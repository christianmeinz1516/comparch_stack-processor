==> flow/design.v <==
`timescale 1ns / 1ps
module ES_and_ALU_sub1_b(
    input clk,
	 input reset,
	 input stackSrc,
	 input [15:0] valIn,
    input [1:0] ESOp,
    input ESAct,
	 input [1:0] dupAmt,
	 input popAmt,
    input [1:0] ALUOp,
    output [15:0] ALUOut,
	 output zero_out,
	 output ovflw_out
    );
wire [15:0] stack_reg_a;
wire [15:0] stack_reg_b;
wire [15:0] reg_alu_a;
wire [15:0] reg_alu_b;
reg [15:0] stack_input;
ex_stack ES (
    .pushVal(stack_input),
    .popNum(popAmt),
    .dupNum(dupAmt),
    .outA(stack_reg_a),
    .outB(stack_reg_b),
    .ESOp(ESOp),
	 .ESAct(ESAct),
	 .clk(clk)
	 );
alu16b ALU (
	 .a(reg_alu_a),
    .b(reg_alu_b),
    .op(ALUOp),
    .r(ALUOut),
	 .ovflw(ovflw_out),
	 .zero(zero_out)
	 );
register A (
    .regWrite(1'b1), 
    .clk(clk), 
	 .reset(reset),
    .w_data(stack_reg_a), 
    .r_data(reg_alu_a)
    );
register B (
    .regWrite(1'b1), 
    .clk(clk), 
	 .reset(reset),
    .w_data(stack_reg_b), 
    .r_data(reg_alu_b)
    );
	always @ (stackSrc, valIn, ALUOut) begin
		if(stackSrc == 0)
			stack_input <= valIn;
		else
			stack_input <= ALUOut;
	end
endmodule
`timescale 1ns / 1ps
module add1b(
    input a,
    input b,
    input ci,
    output r,
    output co
    );
	 assign r = (ci & ~a & ~b) | (~ci & a & ~b) | (~ci & ~a & b) | (ci & a & b);
	 assign co = (ci & a) | (ci & b) | (a & b);
endmodule
`timescale 1ns / 1ps
module alu16b(
    input [15:0] a,
    input [15:0] b,
    input [1:0] op,
    output [15:0] r,
	 output ovflw,
	 output zero
    );
	 wire co0;
	 wire co1;
	 wire co2;
	 wire co3;
	 wire co4;
	 wire co5;
	 wire co6;
	 wire co7;
	 wire co8;
	 wire co9;
	 wire co10;
	 wire co11;
	 wire co12;
	 wire co13;
	 wire co14;
	 wire co15;
	 wire isLess;
	alu1b A (
    .a(a[0]), 
    .b(b[0]), 
    .ci(op[1]), 
    .op(op), 
    .less(isLess),
	 .set(),
    .r(r[0]), 
    .co(co0)
    );
	 alu1b B (
    .a(a[1]), 
    .b(b[1]), 
    .ci(co0), 
    .op(op), 
    .less(1'b0),
	 .set(),
    .r(r[1]), 
    .co(co1)
    );
	 alu1b C (
    .a(a[2]), 
    .b(b[2]), 
    .ci(co1), 
    .op(op), 
    .less(1'b0),
	 .set(),
    .r(r[2]), 
    .co(co2)
    );
	 alu1b D (
    .a(a[3]), 
    .b(b[3]), 
    .ci(co2), 
    .op(op), 
    .less(1'b0),
	 .set(),
    .r(r[3]), 
    .co(co3)
    );
	 alu1b E (
    .a(a[4]), 
    .b(b[4]), 
    .ci(co3), 
    .op(op), 
    .less(1'b0),
	 .set(),
    .r(r[4]), 
    .co(co4)
    );
	 alu1b F (
    .a(a[5]), 
    .b(b[5]), 
    .ci(co4), 
    .op(op), 
    .less(1'b0),
	 .set(),
    .r(r[5]), 
    .co(co5)
    );
	 alu1b G (
    .a(a[6]), 
    .b(b[6]), 
    .ci(co5), 
    .op(op), 
    .less(1'b0),
	 .set(),
    .r(r[6]), 
    .co(co6)
    );
	 alu1b H (
    .a(a[7]), 
    .b(b[7]), 
    .ci(co6), 
    .op(op), 
    .less(1'b0),
	 .set(),
    .r(r[7]), 
    .co(co7)
    );
	 alu1b I (
    .a(a[8]), 
    .b(b[8]), 
    .ci(co7), 
    .op(op), 
    .less(1'b0),
	 .set(),
    .r(r[8]), 
    .co(co8)
    );
	 alu1b J (
    .a(a[9]), 
    .b(b[9]), 
    .ci(co8), 
    .op(op), 
    .less(1'b0),
	 .set(),
    .r(r[9]), 
    .co(co9)
    );
	 alu1b K (
    .a(a[10]), 
    .b(b[10]), 
    .ci(co9), 
    .op(op), 
    .less(1'b0),
	 .set(),
    .r(r[10]), 
    .co(co10)
    );
	 alu1b L (
    .a(a[11]), 
    .b(b[11]), 
    .ci(co10), 
    .op(op), 
    .less(1'b0),
	 .set(),
    .r(r[11]), 
    .co(co11)
    );
	 alu1b M (
    .a(a[12]), 
    .b(b[12]), 
    .ci(co11), 
    .op(op), 
    .less(1'b0),
	 .set(),
    .r(r[12]), 
    .co(co12)
    );
	 alu1b N (
    .a(a[13]), 
    .b(b[13]), 
    .ci(co12), 
    .op(op), 
    .less(1'b0),
	 .set(),
    .r(r[13]), 
    .co(co13)
    );
	 alu1b O (
    .a(a[14]), 
    .b(b[14]), 
    .ci(co13), 
    .op(op), 
    .less(1'b0),
	 .set(),
    .r(r[14]), 
    .co(co14)
    );
	 alu1b P (
    .a(a[15]), 
    .b(b[15]), 
    .ci(co14), 
    .op(op), 
    .less(1'b0),
	 .set(isLess),
    .r(r[15]), 
    .co(co15)
    );
	 assign ovflw = co15 ^ co14;
	 assign zero = (r == 0);
endmodule
`timescale 1ns / 1ps
module alu1b(
	 input a,
    input b,
    input ci,
    input [1:0] op,
	 input less,
	 output reg set,
    output reg r,
    output co
    );
	 parameter Or = 0;
	 parameter Add = 1;
	 parameter Sub = 2;
	 parameter SLT = 3;
	 reg adderIn;
	 wire adderOut;
	 always @(*) begin
		case (op)				
			Add: adderIn <= b;
			Sub: adderIn <= ~b;
			SLT: adderIn <= ~b;
			default: adderIn <= b;
		endcase
	end
	add1b A (
    .a(a), 
    .b(adderIn), 
    .ci(ci), 
    .r(adderOut), 
    .co(co)
    );
	 always @(*) begin
		set <= 0;
		case(op)
			Or: r <= a | b;
			Add: r <= adderOut;
			Sub: r <= adderOut;
			SLT: 
				begin
					r <= less;
					set <= adderOut;
				end
			default: r <= a | b;
		endcase
	end					
endmodule
`timescale 1ns / 1ps
module ex_stack(
    input [15:0] pushVal,
    input popNum,
    input [1:0] dupNum,
    output reg[15:0] outA,
    output reg[15:0] outB,
    input [1:0] ESOp,
	 input ESAct,
	 input clk,
	 input reset
    );
	reg [15:0] stack[0:31];
	integer tos = 32;
	always @ (posedge clk) begin
		if(reset == 1)
			tos <= 32;
		else
			tos <= tos;
		if(ESAct) begin
			case (ESOp)
				0: if(tos > 0) begin
						stack[tos - 1] <= pushVal; 
						tos <= tos - 1;
					end
					else ;
				1: case(popNum)
						0: if (tos < 32) begin
								tos <= tos + 1;
							end
							else ;
						1: if(tos < 31) begin
								tos <= tos + 2;
							end
							else ;
						default: if (tos < 32) begin
								tos <= tos + 1;
							end
							else ;
					endcase
				2: case(dupNum)
						0: if(tos > 0 && tos < 32) begin
								stack[tos - 1] <= stack[tos];
								tos <= tos - 1;
							end
							else ;
						1: if(tos > 1 && tos < 31) begin
								stack[tos - 2] <= stack[tos];
								stack[tos - 1] <= stack[tos + 1];
								tos <= tos - 2;
							end
							else ;
						2: if(tos > 2 && tos < 30) begin
								stack[tos - 3] <= stack[tos];
								stack[tos - 2] <= stack[tos + 1];
								stack[tos - 1] <= stack[tos + 2];
								tos <= tos - 3;
							end
							else ;
						3: if(tos > 3 && tos < 29) begin
								stack[tos - 4] <= stack[tos];
								stack[tos - 3] <= stack[tos + 1];
								stack[tos - 2] <= stack[tos + 2];
								stack[tos - 1] <= stack[tos + 3];
								tos <= tos - 4;		
							end
							else ;
						default: if(tos > 0 && tos < 32) begin
								stack[tos - 1] <= stack[tos];
								tos <= tos - 1;
							end
							else ;
					endcase
				3: if(tos > 0) begin
						stack[tos] <= stack[tos + 1];
						stack[tos + 1] <= stack[tos];
					end
					else ;
				default: if(tos > 0) begin
						stack[tos - 1] <= pushVal; 
						tos <= tos - 1;
					end
					else ;
			endcase
		end
	end
	always @ (tos, stack[tos], stack[tos + 1], clk) begin
			outA <= stack[tos];
			outB <= stack[tos + 1];
	end
endmodule
`timescale 1ns / 1ps
module register(
				input regWrite,
            input clk,
				input reset,
            input [15:0] w_data,
				output reg[15:0]r_data
    );
	     always @(negedge clk)
    begin
		  if(reset == 1) r_data <= 0;
        else if(regWrite == 1) r_data <= w_data;
		  else r_data <= r_data;
    end
endmodule
Reports on ES_and_ALU_sub1_b --
What the tools print for ES_and_ALU_sub1_b, step after step. Lines are those of the file above, counted from 1. Operators: Yosys type, input widths -> output width; for muxes data width and select width s. Cell names lack the library's common part. Not given: n/a
Inputs: top module ES_and_ALU_sub1_b, clock clk, library sky130hd, library corner tt_025C_1v80

Elaborated design --
Counts by Yosys on the flattened word-level netlist (proc, flatten, opt, wreduce; memories kept). Register bits leave out memories and registers merged into their read ports (data or address); mux counts leave out enables and synchronous resets folded into registers. Print and check cells are left out. Memory sizes are those after Yosys's memory passes, which may raise the word count (mostly to a power of two), join words into wider ones and drop unused or constant bits.
Operators by class: multipliers 0, reduce/logical cells 22, div/mod/pow operators 0, bitwise gates (word level) 450, eq/ne operators 9, $add $sub $neg 7, order comparisons 8, multiplexer cells 267, shifts and indexed selects 0
Operators with widths (number):
- $mux 16 | 69
- $pmux 16 s2 | 11
- $mux 32 | 9
- $or 1x1->1 | 224
- $and 1x1->1 | 160
- $mux 1 | 146
- $pmux 32 s4 | 1
- $lt 32x6->1 const B | 3
- $pmux 32 s3 | 1
- $not 1->1 | 65
- $mux 5 | 13
- $sub 32x3->32 const B | 2
- $gt 32x3->1 const B | 2
- $pmux 32 s2 | 1
- $reduce_or 16->1 | 3
- $pmux 1 s3 | 16
- $gt 32x1->1 const B | 1
- $add 32x2->32 const B | 1
- $sub 32x2->32 const B | 1
- $gt 32x2->1 const B | 1
- $add 32x3->32 const B | 1
- $sub 32x4->32 const B | 1
- $lt 32x7->1 const B | 1
- $reduce_or 3->1 | 7
- $logic_not 16->1 | 1
- $eq 2x2->1 const B | 6
- $reduce_or 4->1 | 2
- $eq 2x1->1 const B | 3
Other operator kinds: 5; their cells: 11.
Bit counts: latch bits 0, bits in registers 64, memories 1, ROM bits 0, word width x clocked read ports 0, bits of input ports 27, word-level cells 767, bits in writable memories 512
Memories:
- ES.stack | words 32, bits a word 16, rd ports 4, write ports 4, RTL line 319 | reg [15:0] stack[0:31];

Depth --
Longest topological path by Yosys (ltp), each cell counted once; first at word level (registers and memories cut), then after technology mapping (sequential cells cut; the memories' decode and read muxes count).
Depth: depth after elaboration 65, ABC_AREA 1, gate-level depth with buffers 48, depth with buffers taken out 46

After synthesis --
The flow's flattened synthesis, as Yosys stat reports it; memories are mapped. The netlist is that of the ABC_AREA named above (0 if unset); the other value can give another one. The area totals of this step are shown rounded.
Cell types:
- edfxtp_1 | number 544, total area 1.63E+04 sq um
- a21oi_1 | number 1530, total area 7.66E+03 sq um
- nand2_1 | number 1603, total area 6.02E+03 sq um
- o21ai_0 | number 1167, total area 5.84E+03 sq um
- nor2_1 | number 713, total area 2.68E+03 sq um
- clkbuf_1 | number 677, total area 2.54E+03 sq um
- a22oi_1 | number 279, total area 2.09E+03 sq um
- inv_1 | number 459, total area 1.72E+03 sq um
- nand3_1 | number 254, total area 1.27E+03 sq um
- mux2i_1 | number 105, total area 1.05E+03 sq um
- o211ai_1 | number 139, total area 1.04E+03 sq um
- dfxtp_1 | number 32, total area 640.614 sq um
- nor3_1 | number 100, total area 500.48 sq um
- o22ai_1 | number 73, total area 456.688 sq um
- o221ai_1 | number 48, total area 420.403 sq um
- o311ai_0 | number 46, total area 402.886 sq um
- buf_2 | number 80, total area 400.384 sq um
- xor2_1 | number 42, total area 367.853 sq um
Not listed: further types 41, cells in them 466.
Mapped netlist: flip-flop cells 576, synthesis area 54500 sq um, standard cells after synthesis 8357

Memo
Re: implementation data of ES_and_ALU_sub1_b

module ES_and_ALU_sub1_b, platform sky130hd, 2 stored runs of the flow under differing settings, order arbitrary. Input and output delays are each 20% of the period that was set; the output load is 0.01 pF.

* Run 1 | settings: period_ns 24.1; CORE_UTILIZATION 71; SETUP_SLACK_MARGIN -1.04; PLACE_DENSITY_LB_ADDON 0.15; CORE_ASPECT_RATIO 1.38; CELL_PAD_IN_SITES_DETAIL_PLACEMENT 2; ABC_AREA 1; CTS_CLUSTER_DIAMETER 294; MAX_ROUTING_LAYER met4; CAP_MARGIN 20; CORE_MARGIN 2; SLEW_MARGIN 20 | no final report: placement broke off with a tool error
* Run 2 | settings: period_ns 19.7; CORE_UTILIZATION 70; PLACE_DENSITY_LB_ADDON 0.1; CORE_ASPECT_RATIO 1.23; CELL_PAD_IN_SITES_DETAIL_PLACEMENT 0; GPL_ROUTABILITY_DRIVEN 1; CAP_MARGIN 25; SLEW_MARGIN 35; MIN_ROUTING_LAYER met2; MAX_ROUTING_LAYER met5; CORE_MARGIN 2 | no final report: routing broke off with GRT-0116
