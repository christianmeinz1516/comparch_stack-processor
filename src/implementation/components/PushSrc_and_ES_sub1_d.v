==> flow/design.v <==
`timescale 1ns / 1ps
module PushSrc_and_ES_sub1_d(
    input [1:0] ESOp,
    input [2:0] pushSrc,
    input ESAct,
    input reset,
    input clk,
	 output [15:0] tosRega,
	 output [15:0] tosRegb
    );
wire [15:0] pushVal_stack;
wire [15:0] a_mux;
wire [15:0] b_mux;
reg [15:0] mux_pushVal;
ex_stack ES (
	 .pushVal(pushVal_stack),
    .popNum(1'b0),
    .dupNum(2'b00),
    .outA(tosRega),
    .outB(tosRegb),
    .ESOp(ESOp),
	 .ESAct(ESAct),
	 .clk(clk)
	 );
register A (
	 .regWrite(1'b1), 
    .clk(clk), 
	 .reset(reset),
    .w_data(tosRega), 
    .r_data(a_mux)
    );
register B (
	 .regWrite(1'b1), 
    .clk(clk), 
	 .reset(reset),
    .w_data(tosRegb), 
    .r_data(b_mux)
    );
register pushVal (
	 .regWrite(1'b1), 
    .clk(clk), 
	 .reset(reset),
    .w_data(mux_pushVal), 
    .r_data(pushVal_stack)
    );
	 always @ (*) begin
		case(pushSrc)
			0: mux_pushVal <= 0;
			1: mux_pushVal <= 1;
			2: mux_pushVal <= 2;
			3: mux_pushVal <= 3;
			4: mux_pushVal <= 4;
			5: mux_pushVal <= 5;
			6: mux_pushVal <= a_mux;
			7: mux_pushVal <= b_mux;
			default: mux_pushVal <= 0;
		endcase
	 end
endmodule
`timescale 1ns / 1ps
module ex_stack(
    input [15:0] pushVal,
    input popNum,
    input [1:0] dupNum,
    output reg[15:0] outA,
    output reg[15:0] outB,
    input [1:0] ESOp,
	 input ESAct,
	 input clk,
	 input reset
    );
	reg [15:0] stack[0:31];
	integer tos = 32;
	always @ (posedge clk) begin
		if(reset == 1)
			tos <= 32;
		else
			tos <= tos;
		if(ESAct) begin
			case (ESOp)
				0: if(tos > 0) begin
						stack[tos - 1] <= pushVal; 
						tos <= tos - 1;
					end
					else ;
				1: case(popNum)
						0: if (tos < 32) begin
								tos <= tos + 1;
							end
							else ;
						1: if(tos < 31) begin
								tos <= tos + 2;
							end
							else ;
						default: if (tos < 32) begin
								tos <= tos + 1;
							end
							else ;
					endcase
				2: case(dupNum)
						0: if(tos > 0 && tos < 32) begin
								stack[tos - 1] <= stack[tos];
								tos <= tos - 1;
							end
							else ;
						1: if(tos > 1 && tos < 31) begin
								stack[tos - 2] <= stack[tos];
								stack[tos - 1] <= stack[tos + 1];
								tos <= tos - 2;
							end
							else ;
						2: if(tos > 2 && tos < 30) begin
								stack[tos - 3] <= stack[tos];
								stack[tos - 2] <= stack[tos + 1];
								stack[tos - 1] <= stack[tos + 2];
								tos <= tos - 3;
							end
							else ;
						3: if(tos > 3 && tos < 29) begin
								stack[tos - 4] <= stack[tos];
								stack[tos - 3] <= stack[tos + 1];
								stack[tos - 2] <= stack[tos + 2];
								stack[tos - 1] <= stack[tos + 3];
								tos <= tos - 4;		
							end
							else ;
						default: if(tos > 0 && tos < 32) begin
								stack[tos - 1] <= stack[tos];
								tos <= tos - 1;
							end
							else ;
					endcase
				3: if(tos > 0) begin
						stack[tos] <= stack[tos + 1];
						stack[tos + 1] <= stack[tos];
					end
					else ;
				default: if(tos > 0) begin
						stack[tos - 1] <= pushVal; 
						tos <= tos - 1;
					end
					else ;
			endcase
		end
	end
	always @ (tos, stack[tos], stack[tos + 1], clk) begin
			outA <= stack[tos];
			outB <= stack[tos + 1];
	end
endmodule
`timescale 1ns / 1ps
module register(
				input regWrite,
            input clk,
				input reset,
            input [15:0] w_data,
				output reg[15:0]r_data
    );
	     always @(negedge clk)
    begin
		  if(reset == 1) r_data <= 0;
        else if(regWrite == 1) r_data <= w_data;
		  else r_data <= r_data;
    end
endmodule
Step by step through the tools: PushSrc_and_ES_sub1_d. What the tools print for PushSrc_and_ES_sub1_d, step after step. Line numbers count from 1 in the design file above. Library cell names are shortened. A cell with n/a has no value.

Top: PushSrc_and_ES_sub1_d. Clock input: clk. Cell library: sky130hd. Timing corner: tt_025C_1v80.

Elaborated design. Yosys after proc, flatten, opt, wreduce and memory -nomap, before mapping. Enables and synchronous resets that opt folds into registers are not counted as muxes. Memory bits, and registers merged into a memory's read port (data or address), are not among the register bits. Print and check cells are not counted. Equal cells are merged and count once. Yosys's memory passes give these memory sizes; they may raise the number of words (mostly to a power of two), join words into wider ones and drop unused or constant bits.

Under bits in writable memories stands 512. For latch bits the number is 0. The entry for word width x clocked read ports reads 0. Bits in read-only memories: 0. Under input port bits stands 8. For memories kept the number is 1. The entry for output and inout port bits reads 32. For register bits the number is 80. Under elaborated cells stands 121.

Under equal/unequal tests stands 10. Under bitwise gates (word level) stands 26. Under shift-type cells stands 0. The entry for muxes and demuxes reads 67. Div/mod/pow operators: 0. Under magnitude comparators stands 2. Add/sub/neg operators: 2. The entry for $mul reads 0. The figure for reduce/logical cells is 9.

Memories: ES.stack (words 32, bits a word 16, rd ports 2, write ports 2, RTL line 72) `reg [15:0] stack[0:31];`.

Operators with widths (number): 2-to-1 mux 16 bit (31); 2-to-1 mux 32 bit (5); parallel mux 16 bit (select 8 bit) (1); parallel mux 32 bit (select 3 bit) (1); parallel mux 16 bit (select 2 bit) (3); 2-to-1 mux 5 bit (8); OR reduction 16 bit (2); greater-than comparator 32 x 1 -> 1 bit with constant B (1); adder 32 x 2 -> 32 bit with constant B (1); subtractor 32 x 2 -> 32 bit with constant B (1); < comparator 32 x 7 -> 1 bit with constant B (1); OR 1 bit (26); 2-to-1 mux 1 bit (18); == test 3 bit with constant B (4); OR reduction 3 bit (3); == test 3 x 2 -> 1 bit with constant B (2); == test 2 bit with constant B (2); OR reduction 4 bit (1); == test 3 x 1 -> 1 bit with constant B (1); logical NOT 3 bit (1); == test 2 x 1 -> 1 bit with constant B (1); logical NOT 2 bit (1); logical AND 1 bit (1).

Depth. Yosys ltp: most cells in a row. Word level: on the elaborated netlist, between registers, memories and ports. Mapped: between sequential cells and ports; inverters and the memories' decode and read muxes count.

For word-level depth the number is 17. The figure for ABC_AREA is 0. Depth in mapped cells: 18.

Synthesis result. The flow's flattened synthesis, as Yosys stat reports it; memories are mapped. The netlist is that of the ABC_AREA named above (0 if unset); the other value can give another one. Totals and module areas in this step are rounded.

The figure for standard cells after synthesis is 3067. The entry for flip-flop cells reads 592. Under sequential area stands 17300 µm². For synthesis area the number is 38700 µm².

Cell types: edfxtp_1 (number 544, total area 1.63E+04 µm²); a221oi_2 (number 337, total area 5.06E+03 µm²); mux2i_1 (number 304, total area 3.04E+03 µm²); mux4_2 (number 68, total area 1.53E+03 µm²); a221oi_1 (number 111, total area 972.182 µm²); dfxtp_1 (number 48, total area 960.922 µm²); buf_2 (number 188, total area 940.902 µm²); mux2_2 (number 64, total area 720.691 µm²); nand3_1 (number 138, total area 690.662 µm²); buf_4 (number 74, total area 555.533 µm²); nor3_1 (number 108, total area 540.518 µm²); nand2_1 (number 139, total area 521.75 µm²); buf_6 (number 46, total area 517.997 µm²); a22oi_1 (number 66, total area 495.475 µm²); a2111oi_2 (number 30, total area 450.432 µm²); a21oi_1 (number 79, total area 395.379 µm²); nor4_1 (number 62, total area 387.872 µm²); o22ai_1 (number 57, total area 356.592 µm²).

Not listed: further types 73, cells in them 604. By module: a second synthesis without flattening, with its own total; a netlist apart from the flattened one above.

Under cells (unflattened synthesis) stands 5937. The figure for area total of the unflattened synthesis is 56300 µm².

Rows give one instance, submodules left out.

Modules: ex_stack (cells 5739, seq. area 16000 µm², instances 1, area 54200 µm²); register (cells 53, seq. area 320 µm², instances 3, area 584 µm²); PushSrc_and_ES_sub1_d (cells 39, seq. area 0.0 µm², instances 1, area 295 µm²).

Design PushSrc_and_ES_sub1_d on sky130hd. What follows are 2 stored runs of the flow, each under its own settings; their order means nothing. The constraints put input and output delay at 20% of the set period each and load the outputs with 0.01 pF. "total design power" is the tool's figure for a default switching activity; nothing was simulated. Results are given in rounded form.

Files of job 1:
==> flow/run.sh <==
#!/bin/bash
# the make line also repeats the synthesis and layout settings of config.mk as NAME=value (left out here)
make -C /OpenROAD-flow-scripts/flow DESIGN_CONFIG=/design/flow/config.mk WORK_HOME=/design/flow/orfs CLKGATE_MAP_FILE= finish
==> flow/config.mk <==
export PLATFORM = sky130hd
export DESIGN_NAME = PushSrc_and_ES_sub1_d
export DESIGN_NICKNAME = PushSrc_and_ES_sub1_d
export VERILOG_FILES = /design/flow/design.v
export SDC_FILE = /design/flow/constraint.sdc
export NUM_CORES = 4
export LEC_CHECK = 0
export CAP_MARGIN = 20
export CORE_MARGIN = 2
export CORE_UTILIZATION = 42
export GPL_TIMING_DRIVEN = 1
export MAX_ROUTING_LAYER = met5
export PLACE_DENSITY = 0.44
export SETUP_SLACK_MARGIN = 0.62
export SLEW_MARGIN = 0
==> flow/constraint.sdc <==
create_clock -name core_clock -period 9.44 [get_ports {clk}]
set_input_delay 1.8880 -clock core_clock [delete_from_list [all_inputs] [get_ports {clk}]]
set_output_delay 1.8880 -clock core_clock [all_outputs]
set_load 0.01 [all_outputs]

Results of job 1. The standard-cell area of the final layout stands at 43,000 µm². The utilization after layout stands at 47.0%. The worst setup slack after layout reads 0.964 ns. The total negative slack on setup checks is 0.000 ns. The die area stands at 94,500 µm². The total design power stands at 7,110 µW. The smallest hold slack reads 0.452 ns. The mapped cell area after synthesis reads 38,700 µm².

Files of job 2:
==> flow/run.sh <==
#!/bin/bash
# the make line also repeats the synthesis and layout settings of config.mk as NAME=value (left out here)
make -C /OpenROAD-flow-scripts/flow DESIGN_CONFIG=/design/flow/config.mk WORK_HOME=/design/flow/orfs CLKGATE_MAP_FILE= finish
==> flow/config.mk <==
export PLATFORM = sky130hd
export DESIGN_NAME = PushSrc_and_ES_sub1_d
export DESIGN_NICKNAME = PushSrc_and_ES_sub1_d
export VERILOG_FILES = /design/flow/design.v
export SDC_FILE = /design/flow/constraint.sdc
export NUM_CORES = 4
export LEC_CHECK = 0
export CAP_MARGIN = 20
export CELL_PAD_IN_SITES_DETAIL_PLACEMENT = 0
export CORE_ASPECT_RATIO = 1.82
export CORE_MARGIN = 2
export CORE_UTILIZATION = 25
export GPL_TIMING_DRIVEN = 0
export PLACE_DENSITY_LB_ADDON = 0.1
export SLEW_MARGIN = 40
==> flow/constraint.sdc <==
create_clock -name core_clock -period 8.93 [get_ports {clk}]
set_input_delay 1.7860 -clock core_clock [delete_from_list [all_inputs] [get_ports {clk}]]
set_output_delay 1.7860 -clock core_clock [all_outputs]
set_load 0.01 [all_outputs]

Results of job 2. The standard-cell area of the final layout stands at 46,400 µm². The utilization after layout stands at 30.2%. The worst setup slack after layout reads 0.104 ns. The total negative slack on setup checks is 0.000 ns. The die area stands at 158,000 µm². The total design power stands at 7,490 µW. The smallest hold slack reads 0.456 ns. The mapped cell area after synthesis reads 38,700 µm².
